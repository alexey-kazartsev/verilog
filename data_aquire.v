==> flow/design.v <==
`timescale 1ns / 1ps
module data_acquire(
    input clk_i,
    input reset_n_i,
    output  adc_data_req_o,
    input   adc_data_rdy_i,
    input [11:0] adc_data_i,
    input           syncro_i,
    output [11:0]   data_o,
    output          data_rdy_o
);
reg reset_n;
reg syncro;
reg syncro_negedge;
reg syncro_d1;
wire syncro_re;
reg [3:0] counter;
reg adc_data_rdy, adc_data_rdy_d1;
wire adc_data_rdy_re;
reg adc_data_req;
reg signed [14:0] accum;
reg signed [11:0] accum_mean;
wire signed [11:0] adc_data;
reg data_rdy;
reg [5:0] state;
localparam ST_IDLE       = 6'b100000;
localparam ST_WAIT       = 6'b010000;
localparam ST_ADC_REQ    = 6'b001000;
localparam ST_ADC_REQ2   = 6'b000100;
localparam ST_ADC_WAIT   = 6'b000010;
localparam ST_OUT        = 6'b000001;
always @(negedge clk_i) begin
    syncro_negedge <= syncro_i;
end
always @(posedge clk_i) begin
    reset_n <= reset_n_i;
    syncro <= syncro_i|syncro_negedge;
    syncro_d1 <= syncro;
    adc_data_rdy <= adc_data_rdy_i;
    adc_data_rdy_d1 <= adc_data_rdy;
end
assign syncro_re = syncro&~syncro_d1;
assign adc_data_rdy_re = adc_data_rdy&~adc_data_rdy_d1;
assign adc_data = adc_data_i;
always @(posedge clk_i) begin
    if (reset_n == 0) begin
        state <= ST_IDLE;
        counter <= 0;
        adc_data_req <= 0;
        data_rdy <= 0;
    end
    else begin
        case (state)
            ST_IDLE: begin
                if (syncro_re == 1) begin
                    state <= ST_WAIT;
                    data_rdy <= 0;
                end
                counter <= 0;
                adc_data_req <= 0;                
            end
            ST_WAIT: begin
                if (counter == 11 - 3) begin
                    state <= ST_ADC_REQ;
                    counter <= 0;
                end else begin
                    counter <= counter + 1;
                end
            end
            ST_ADC_REQ: begin
                state <= ST_ADC_REQ2;
                adc_data_req <= 1;
            end
            ST_ADC_REQ2: begin
                if (adc_data_rdy == 0) begin
                    state <= ST_ADC_WAIT;
                end
            end
            ST_ADC_WAIT: begin
                if (adc_data_rdy_re == 1) begin
                    if (counter < 7) begin
                        state <= ST_ADC_REQ;
                    end else begin
                        state <= ST_OUT;
                    end
                    counter <= counter + 1;
                end
                adc_data_req <= 0;
            end
            ST_OUT : begin
                data_rdy <= 1;
                state <= ST_IDLE;
            end
        endcase
    end
end
assign adc_data_req_o = adc_data_req;
assign data_rdy_o = data_rdy;
always @(posedge clk_i) begin
    if (syncro_re == 1 && state == ST_IDLE) begin
        accum <= 0;
        accum_mean <= 0;
    end
    else begin
        if (adc_data_rdy_re == 1) begin
            accum <= accum + adc_data;
        end
        accum_mean <= accum[14:3] + accum[2];
    end
end
assign data_o = accum_mean;
endmodule
From RTL to reports: data_acquire
The steps from the RTL of data_acquire to its reports follow in flow order.
Lines are those of the file above, counted from 1.
Library cell names are shortened.
Not given: -
- top module: data_acquire
- clock: clk_i
- standard-cell library: sky130hd
- corner: tt_025C_1v80

After elaboration
Source: Yosys, flattened and elaborated, memories not mapped. Widths are those after wreduce. Registers that Yosys merges into a memory's read port (data or address) are not register bits. Print and check cells do not count. Equal cells are merged and count once.
- add/sub/neg operators at 3
- order comparisons: 1
- noted equality and inequality tests: 11
- multiplexer cells: 12
- bitwise logic cells at 5
- noted reduce/logical cells: 9
- operators by type and width (kind ; count):
    6-bit parallel mux with 6-bit select ; 1
    6-bit 2-to-1 mux ; 4
    15-bit by 12-bit adder with 15-bit output ; 1
    12-bit by 1-bit adder with 12-bit output ; 1
    4-bit parallel mux with 3-bit select ; 1
    4-bit 2-to-1 mux ; 3
    2-bit inequality test (second input constant) ; 4
    6-bit by 1-bit equality test with 1-bit output (second input constant) ; 1
    6-bit by 2-bit equality test with 1-bit output (second input constant) ; 1
    6-bit by 3-bit equality test with 1-bit output (second input constant) ; 1
    6-bit by 4-bit equality test with 1-bit output (second input constant) ; 1
    6-bit by 5-bit equality test with 1-bit output (second input constant) ; 1
    6-bit equality test (second input constant) ; 1
    6-bit nonzero test ; 1
    5-bit AND reduction ; 1
    2-bit AND reduction ; 2
    2-bit nonzero test ; 2
    4-bit by 1-bit adder with 4-bit output (second input constant) ; 1
    4-bit by 3-bit < comparator with 1-bit output (second input constant) ; 1
    4-bit equality test (second input constant) ; 1
    1-bit parallel mux with 2-bit select ; 2
    3-bit nonzero test ; 1
    1-bit AND ; 2
    1-bit NOT ; 2
    2-bit OR reduction ; 1
    1-bit bitwise OR ; 1
    1-bit logical AND ; 1
    1-bit 2-to-1 mux ; 1
- register bits: 45

Longest topological paths
Depth = most cells in a row (Yosys ltp): at word level without a register or memory, in the mapped netlist without a sequential cell, where the memories' decode and read muxes count.
- noted depth after elaboration: 4
- ABC_AREA at 1
- noted mapped depth: 12
- noted depth with buffers taken out: 12

Mapped cells and area
Source: synth_stat.txt of the flow (Yosys; design flattened, memories mapped). It holds for the ABC_AREA given above (unset counts as 0); a run with the other value may have another netlist.
Totals and module areas in this step are rounded.
- standard cells after synthesis: 384
- mapped area: 2600 um^2
- noted sequential part of the area: 900 um^2
- flip-flops at 45
- buffers: 4
- cell types (cell type ; count ; total area (um^2)):
    dfxtp_1 ; 45 ; 900.864
    nand2_1 ; 108 ; 405.389
    inv_1 ; 77 ; 289.027
    ha_1 ; 18 ; 225.216
    a21oi_1 ; 31 ; 155.149
    nand3_1 ; 27 ; 135.13
    o21ai_0 ; 19 ; 95.091
    nor2_1 ; 18 ; 67.565
    xor2_1 ; 5 ; 43.792
    xnor2_1 ; 4 ; 35.034
    or2_2 ; 4 ; 25.024
    o21bai_1 ; 3 ; 22.522
    buf_2 ; 4 ; 20.019
    fa_1 ; 1 ; 20.019
    nor2_2 ; 3 ; 18.768
    a21oi_4 ; 1 ; 16.266
    a211oi_1 ; 2 ; 15.014
    nor3_1 ; 3 ; 15.014
Not listed: further types 7, cells in them 11.

--- measured runs ---
Module data_acquire, platform sky130hd: 2 stored runs of the flow (Yosys, OpenROAD) with differing settings, in no particular order. Input and output delays are each 20% of the period that was set; the output load is 0.01 pF.
"allowed time less slack (worst setup path)": the worst setup path's part of the clock period (all of it between registers, 20% less for each end at a port) less its slack. A launch clock that arrives late makes it longer, a capture clock that arrives late makes it shorter.
"total power of the final layout": no workload was simulated; the value follows from the tool's default switching activity.
Results are given in rounded form.

Job 1

==> flow/run.sh <==
#!/bin/bash
# the make line also repeats the synthesis and layout settings of config.mk as NAME=value (left out here)
make -C /OpenROAD-flow-scripts/flow DESIGN_CONFIG=/design/flow/config.mk WORK_HOME=/design/flow/orfs CLKGATE_MAP_FILE= finish
==> flow/config.mk <==
export PLATFORM = sky130hd
export DESIGN_NAME = data_acquire
export DESIGN_NICKNAME = data_acquire
export VERILOG_FILES = /design/flow/design.v
export SDC_FILE = /design/flow/constraint.sdc
export NUM_CORES = 4
export LEC_CHECK = 0
export ABC_AREA = 1
export CAP_MARGIN = 20
export CORE_MARGIN = 2
export CORE_UTILIZATION = 48
export CTS_CLUSTER_SIZE = 82
export GPL_ROUTABILITY_DRIVEN = 1
export MAX_ROUTING_LAYER = met5
export MIN_ROUTING_LAYER = met2
export PLACE_DENSITY = 0.54
export SETUP_SLACK_MARGIN = 0.07
export SLEW_MARGIN = 0
==> flow/constraint.sdc <==
create_clock -name core_clock -period 1.74 [get_ports {clk_i}]
set_input_delay 0.3480 -clock core_clock [delete_from_list [all_inputs] [get_ports {clk_i}]]
set_output_delay 0.3480 -clock core_clock [all_outputs]
set_load 0.01 [all_outputs]

Measured in job 1:
- die outline area: 6000 um^2
- mapped cell area after synthesis at 2600 um^2
- noted the total power of the final layout: 4.4 mW
- worst hold slack in the final report: 0.36 ns
- final design utilization at 70%
- worst setup slack after layout: 0.15 ns

Job 2

==> flow/run.sh <==
#!/bin/bash
# the make line also repeats the synthesis and layout settings of config.mk as NAME=value (left out here)
make -C /OpenROAD-flow-scripts/flow DESIGN_CONFIG=/design/flow/config.mk WORK_HOME=/design/flow/orfs CLKGATE_MAP_FILE= finish
==> flow/config.mk <==
export PLATFORM = sky130hd
export DESIGN_NAME = data_acquire
export DESIGN_NICKNAME = data_acquire
export VERILOG_FILES = /design/flow/design.v
export SDC_FILE = /design/flow/constraint.sdc
export NUM_CORES = 4
export LEC_CHECK = 0
export ABC_AREA = 0
export CAP_MARGIN = 35
export CELL_PAD_IN_SITES_GLOBAL_PLACEMENT = 1
export CORE_MARGIN = 2
export CORE_UTILIZATION = 50
export GPL_ROUTABILITY_DRIVEN = 0
export GPL_TIMING_DRIVEN = 0
export PLACE_DENSITY_LB_ADDON = 0.01
export SETUP_SLACK_MARGIN = -0.12
export SLEW_MARGIN = 20
export TNS_END_PERCENT = 40
==> flow/constraint.sdc <==
create_clock -name core_clock -period 1.43 [get_ports {clk_i}]
set_input_delay 0.2860 -clock core_clock [delete_from_list [all_inputs] [get_ports {clk_i}]]
set_output_delay 0.2860 -clock core_clock [all_outputs]
set_load 0.01 [all_outputs]

Measured in job 2:
- worst hold slack in the final report: 0.38 ns
- worst setup slack after layout: -0.58 ns
- mapped cell area after synthesis at 2400 um^2
- allowed time less slack (worst setup path) at 2.01 ns
- worst setup path type: register to register
- final design utilization at 72%
- noted the total power of the final layout: 6.0 mW
- die outline area: 5400 um^2
--- end ---
